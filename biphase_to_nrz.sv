==> flow/design.v <==
module biphase_to_nrz #(
  parameter SHORT_PULSE = 300,  
  parameter IGNORE_PULSE = 25   
) (
  input logic clk,
  input logic rst,
  input logic biphase_in_raw,
  output logic nrz_out,  
  output logic clock_out,
  output logic data_received,
  output logic framing_error,
  output logic glitch_ignored,
  output logic counter_overflow
);
localparam LONG_PULSE = SHORT_PULSE * 2;
localparam TOO_LONG_PULSE = SHORT_PULSE * 3;
localparam COUNTER_SIZE = $clog2(TOO_LONG_PULSE);
localparam COUNTER_1 = { {(COUNTER_SIZE-1){1'b0}}, 1'b1};
logic [COUNTER_SIZE-1:0] counter = '0;
logic biphase_in_1, biphase_in;
logic biphase_last;
logic short_seen;
always_ff @(posedge clk) begin
  {biphase_last, biphase_in, biphase_in_1} <= {biphase_in, biphase_in_1, biphase_in_raw};
end  
always_ff @(posedge clk) begin
  if (rst) begin  
    counter <= '0;
    counter_overflow <= '0;
    data_received <= '0;
    framing_error <= '0;
    glitch_ignored <= '0;
    clock_out <= '0;
  end else if (biphase_last == biphase_in) begin  
    counter <= counter + COUNTER_1;
    if (&counter == 1'b1)
      counter_overflow <= '1;
    data_received <= '0;
    framing_error <= '0;
    glitch_ignored <= '0;
  end else begin  
    counter <= '0;
    counter_overflow <= '0;
    if (counter > TOO_LONG_PULSE || counter_overflow) begin
      framing_error <= '1;
      short_seen <= '0;
    end else if (counter > LONG_PULSE) begin
      data_received <= '1;
      nrz_out <= '1;
      short_seen <= '0;
      clock_out <= ~clock_out;
      if (short_seen)
        framing_error <= '1;
    end else if (counter > SHORT_PULSE) begin
      if (short_seen) begin
        data_received <= '1;
        nrz_out <= '0;
        short_seen <= '0;
        clock_out <= ~clock_out;
      end else begin
        short_seen <= '1;
      end
    end else if (counter < IGNORE_PULSE) begin
      glitch_ignored <= '1;
    end else begin
      framing_error <= '1;
      short_seen <= '0;
    end  
  end  
end  
endmodule
Step by step through the tools: biphase_to_nrz
What the tools print for biphase_to_nrz, step after step.
Line numbers count from 1 in the design file above.
Library cell names are shortened.
{"block": "setup", "design": "biphase_to_nrz", "clk_port": "clk", "lib": "sky130hd", "corner": "tt_025C_1v80"}

Elaborated design
Source: Yosys, flattened and elaborated, memories not mapped. Widths are those after wreduce. Registers that Yosys merges into a memory's read port (data or address) are not register bits. Print and check cells do not count. Equal cells are merged and count once.
{"block": "word_totals", "wordCells": 55, "register_bits": 20, "inputBits": 3}
{"block": "classes", "logic": 6, "n_reduce_logical": 13, "cmp": 4, "n_addsub": 1, "eq_ne": 5, "mux": 15}
{"block": "ops", "op": "greater-than comparator 10 bit (second input constant)", "n": 2}
{"block": "ops", "op": "two-way mux 1 bit", "n": 15}
{"block": "ops", "op": "adder 10 x 1 -> 10 bit (second input constant)", "n": 1}
{"block": "ops", "op": "less-than comparator 10 x 5 -> 1 bit (second input constant)", "n": 1}
{"block": "ops", "op": "greater-than comparator 10 x 9 -> 1 bit (second input constant)", "n": 1}
{"block": "ops", "op": "AND reduction 10 bit", "n": 1}
{"block": "ops", "op": "inequality test 3 bit (second input constant)", "n": 3}
{"block": "ops", "op": "AND reduction 3 bit", "n": 3}
{"block": "ops", "op": "AND reduction 4 bit", "n": 2}
{"block": "ops", "op": "NOT 1 bit", "n": 6}
{"block": "ops", "op": "OR reduction 2 bit", "n": 3}
{"block": "ops", "op": "AND reduction 5 bit", "n": 1}
{"block": "ops", "op": "nonzero test 2 bit", "n": 2}
{"block": "ops", "op": "inequality test 4 bit (second input constant)", "n": 1}
{"block": "ops", "op": "== test 1 bit", "n": 1}
{"block": "ops", "op": "logical OR 1 bit", "n": 1}

Logic depth
Longest topological path by Yosys (ltp), each cell counted once; first at word level (registers and memories cut), then after technology mapping (sequential cells cut; the memories' decode and read muxes count).
{"block": "depth", "depth_word": 5, "ABC_AREA": 1, "mapped_depth": 11}

Mapped cells and area
Yosys stat after the flow's synthesis: flattened, memories mapped to cells. It holds for the ABC_AREA given above (unset counts as 0); a run with the other value may have another netlist.
{"block": "synth_totals", "seqArea_um2": 420.4, "stdcells": 145, "mapped_area_um2": 1049.8, "flip_flops": 20}
{"block": "types", "type": "dfxtp_1", "n": 18, "type_area_um2": 360.346}
{"block": "types", "type": "nor2_1", "n": 28, "type_area_um2": 105.101}
{"block": "types", "type": "nand2_1", "n": 26, "type_area_um2": 97.594}
{"block": "types", "type": "inv_1", "n": 21, "type_area_um2": 78.826}
{"block": "types", "type": "edfxtp_1", "n": 2, "type_area_um2": 60.058}
{"block": "types", "type": "a21oi_1", "n": 10, "type_area_um2": 50.048}
{"block": "types", "type": "nand3_2", "n": 5, "type_area_um2": 50.048}
{"block": "types", "type": "ha_1", "n": 3, "type_area_um2": 37.536}
{"block": "types", "type": "nand3_1", "n": 6, "type_area_um2": 30.029}
{"block": "types", "type": "nand2_2", "n": 4, "type_area_um2": 25.024}
{"block": "types", "type": "nor3_2", "n": 2, "type_area_um2": 20.019}
{"block": "types", "type": "o21ai_0", "n": 4, "type_area_um2": 20.019}
{"block": "types", "type": "a21oi_2", "n": 2, "type_area_um2": 17.517}
{"block": "types", "type": "xnor2_2", "n": 1, "type_area_um2": 16.266}
{"block": "types", "type": "nand4_1", "n": 2, "type_area_um2": 12.512}
{"block": "types", "type": "inv_2", "n": 3, "type_area_um2": 11.261}
{"block": "types", "type": "xor2_1", "n": 1, "type_area_um2": 8.758}
{"block": "types", "type": "buf_4", "n": 1, "type_area_um2": 7.507}
Other cell types: 6; their cells: 6.

Worst setup path after synthesis
Path of least setup slack by OpenSTA after synthesis, without wires, with an ideal clock, recovery checks aside; 20% of the period is set as input and as output delay. Where synthesis merged equal registers, the netlist keeps one of their names.
{"block": "synth_timing", "kind": "reg2reg", "startpoint": "register counter[0]", "endpoint": "register nrz_out", "n_path_buf": 0, "period_ps": 3220, "path_delay_ps": 1534, "path_stages": 11, "t_first_pin_ps": 0, "arrival_time_ps": 1229, "setup_slack_ps": 1687, "period_less_setup_slack_ps": 1533}
"path_delay_ps" is the arrival time less input delay plus setup time.
"path_stages" counts driving pins, that of a launching flip-flop among them; a cell with two outputs on the path counts twice.
"period_less_setup_slack_ps" = period - worst setup slack (recovery checks aside). The figure is calculated, with input and output delays left at 20% of the set period.
The rows between start and end are the longest chain of elaborated cells between them; the timing report does not say that the signal goes this way. Where chains are equally long, one stands for them.
Each line given opens the expression or statement behind the cell; cells for indexed reads and writes are added by Yosys, which also makes memories of some case tables.
At most two assigning lines are given for a register; there are more.
Only ways into the end's enable, where the timed path ends, are counted here.
{"block": "synth_via", "cell_sequence": "dfxtp_1 inv_1 ha_1 nand2_1 inv_1 nand3_1 nor2_1 nand3b_1 nand2_2 nand2_2 nor3_2", "elab_chain_len": 4, "cells_between": 8, "lines_between": 3}
{"block": "synth_lines", "element": "start, declared", "line": 19, "rtl": "logic [COUNTER_SIZE-1:0] counter = '0;"}
{"block": "synth_lines", "element": "start, assigned", "line": 28, "rtl": "counter <= '0;"}
{"block": "synth_lines", "element": "start, assigned", "line": 35, "rtl": "counter <= counter + COUNTER_1;"}
{"block": "synth_lines", "element": "greater-than comparator 10 bit", "line": 44, "rtl": "if (counter > TOO_LONG_PULSE || counter_overflow) begin"}
{"block": "synth_lines", "element": "logical OR 1 bit", "line": 44}
{"block": "synth_lines", "element": "NOT 1 bit"}
{"block": "synth_lines", "element": "AND reduction 5 bit"}
{"block": "synth_lines", "element": "end, assigned", "line": 49, "rtl": "nrz_out <= '1;"}
{"block": "synth_lines", "element": "end, assigned", "line": 57, "rtl": "nrz_out <= '0;"}
{"block": "synth_lines", "element": "end, declared", "line": 8, "rtl": "output logic nrz_out,"}

Timing after layout
From the final timing report of flow run A: the path of least setup slack in the routed layout; clock arrival at registers is part of the times.
The path's times are printed in steps of 10 ps; the period is the one set.
{"block": "layout_timing", "kind": "reg2reg", "startpoint": "register counter[9]", "endpoint": "register nrz_out", "n_path_buf": 0, "path_stages": 10, "arrival_time_ps": 1510, "period_ps": 1840, "setup_slack_ps": 310, "t_first_pin_ps": 270}
The rows between start and end are the longest chain of elaborated cells between them; the timing report does not say that the signal goes this way. Where chains are equally long, one stands for them.
At most two assigning lines are given for a register; there are more.
Only ways into the end's enable, where the timed path ends, are counted here.
{"block": "layout_via", "cell_sequence": "dfxtp_2 inv_2 nand2_1 nor2_1 nand2_1 nand2_1 nand3b_1 nand2_2 nand2_4 nor3_4", "elab_chain_len": 4, "cells_between": 8, "lines_between": 3}
{"block": "layout_lines", "element": "start, declared", "line": 19, "rtl": "logic [COUNTER_SIZE-1:0] counter = '0;"}
{"block": "layout_lines", "element": "start, assigned", "line": 28, "rtl": "counter <= '0;"}
{"block": "layout_lines", "element": "start, assigned", "line": 35, "rtl": "counter <= counter + COUNTER_1;"}
{"block": "layout_lines", "element": "greater-than comparator 10 bit", "line": 44, "rtl": "if (counter > TOO_LONG_PULSE || counter_overflow) begin"}
{"block": "layout_lines", "element": "logical OR 1 bit", "line": 44}
{"block": "layout_lines", "element": "NOT 1 bit"}
{"block": "layout_lines", "element": "AND reduction 5 bit"}
{"block": "layout_lines", "element": "end, assigned", "line": 49, "rtl": "nrz_out <= '1;"}
{"block": "layout_lines", "element": "end, assigned", "line": 57, "rtl": "nrz_out <= '0;"}
{"block": "layout_lines", "element": "end, declared", "line": 8, "rtl": "output logic nrz_out,"}

Module biphase_to_nrz, platform sky130hd: 2 stored runs of the flow (Yosys, OpenROAD) with differing settings, in no particular order. Input and output delays are each 20% of the period that was set; the output load is 0.01 pF.
"critical_path_time_ps" = time allowed to the worst setup path (clock period - input delay - output delay, where it has them) - its slack; a late launch clock adds to it, a late capture clock takes from it.
"totalPower_w" rests on the timing tool's default activity at the inputs, not on a simulated workload.
"critical_path_time_ps" is given in steps of 10 ps.

{"run": "flow run A", "settings": { "period_ns": 1.84, "CORE_UTILIZATION": 40, "SETUP_SLACK_MARGIN": 0.48, "PLACE_DENSITY_LB_ADDON": 0.11, "CORE_ASPECT_RATIO": 0.55, "CORE_MARGIN": 4, "CELL_PAD_IN_SITES_DETAIL_PLACEMENT": 0, "ABC_AREA": 1, "GPL_TIMING_DRIVEN": 0, "CTS_CLUSTER_SIZE": 28, "CTS_CLUSTER_DIAMETER": 98, "CAP_MARGIN": 20, "SLEW_MARGIN": 20 }, "results": { "tns_setup_ps": 0, "totalPower_w": 0.0009199, "die_area_um2": 3544.7, "fin_util_pct": 58.1, "timing.hold.ws_ps": 332, "worstSetupSlack_ps": 307, "critical_path_time_ps": 1530, "worstPathKind": "reg2reg", "synth_chip_area_um2": 1049.8, "layout_stdcell_area_um2": 1408.8 }}
{"run": "flow run B", "settings": { "period_ns": 2.58, "CORE_UTILIZATION": 63, "PLACE_DENSITY": 0.62, "CORE_MARGIN": 2, "TNS_END_PERCENT": 20, "ABC_AREA": 0, "CAP_MARGIN": 20, "SLEW_MARGIN": 20 }, "results": { "tns_setup_ps": 0, "totalPower_w": 0.0005308, "die_area_um2": 1799.0, "fin_util_pct": 78.4, "timing.hold.ws_ps": 345, "worstSetupSlack_ps": 724, "critical_path_time_ps": 1860, "worstPathKind": "reg2reg", "synth_chip_area_um2": 929.6, "layout_stdcell_area_um2": 1046.0 }}
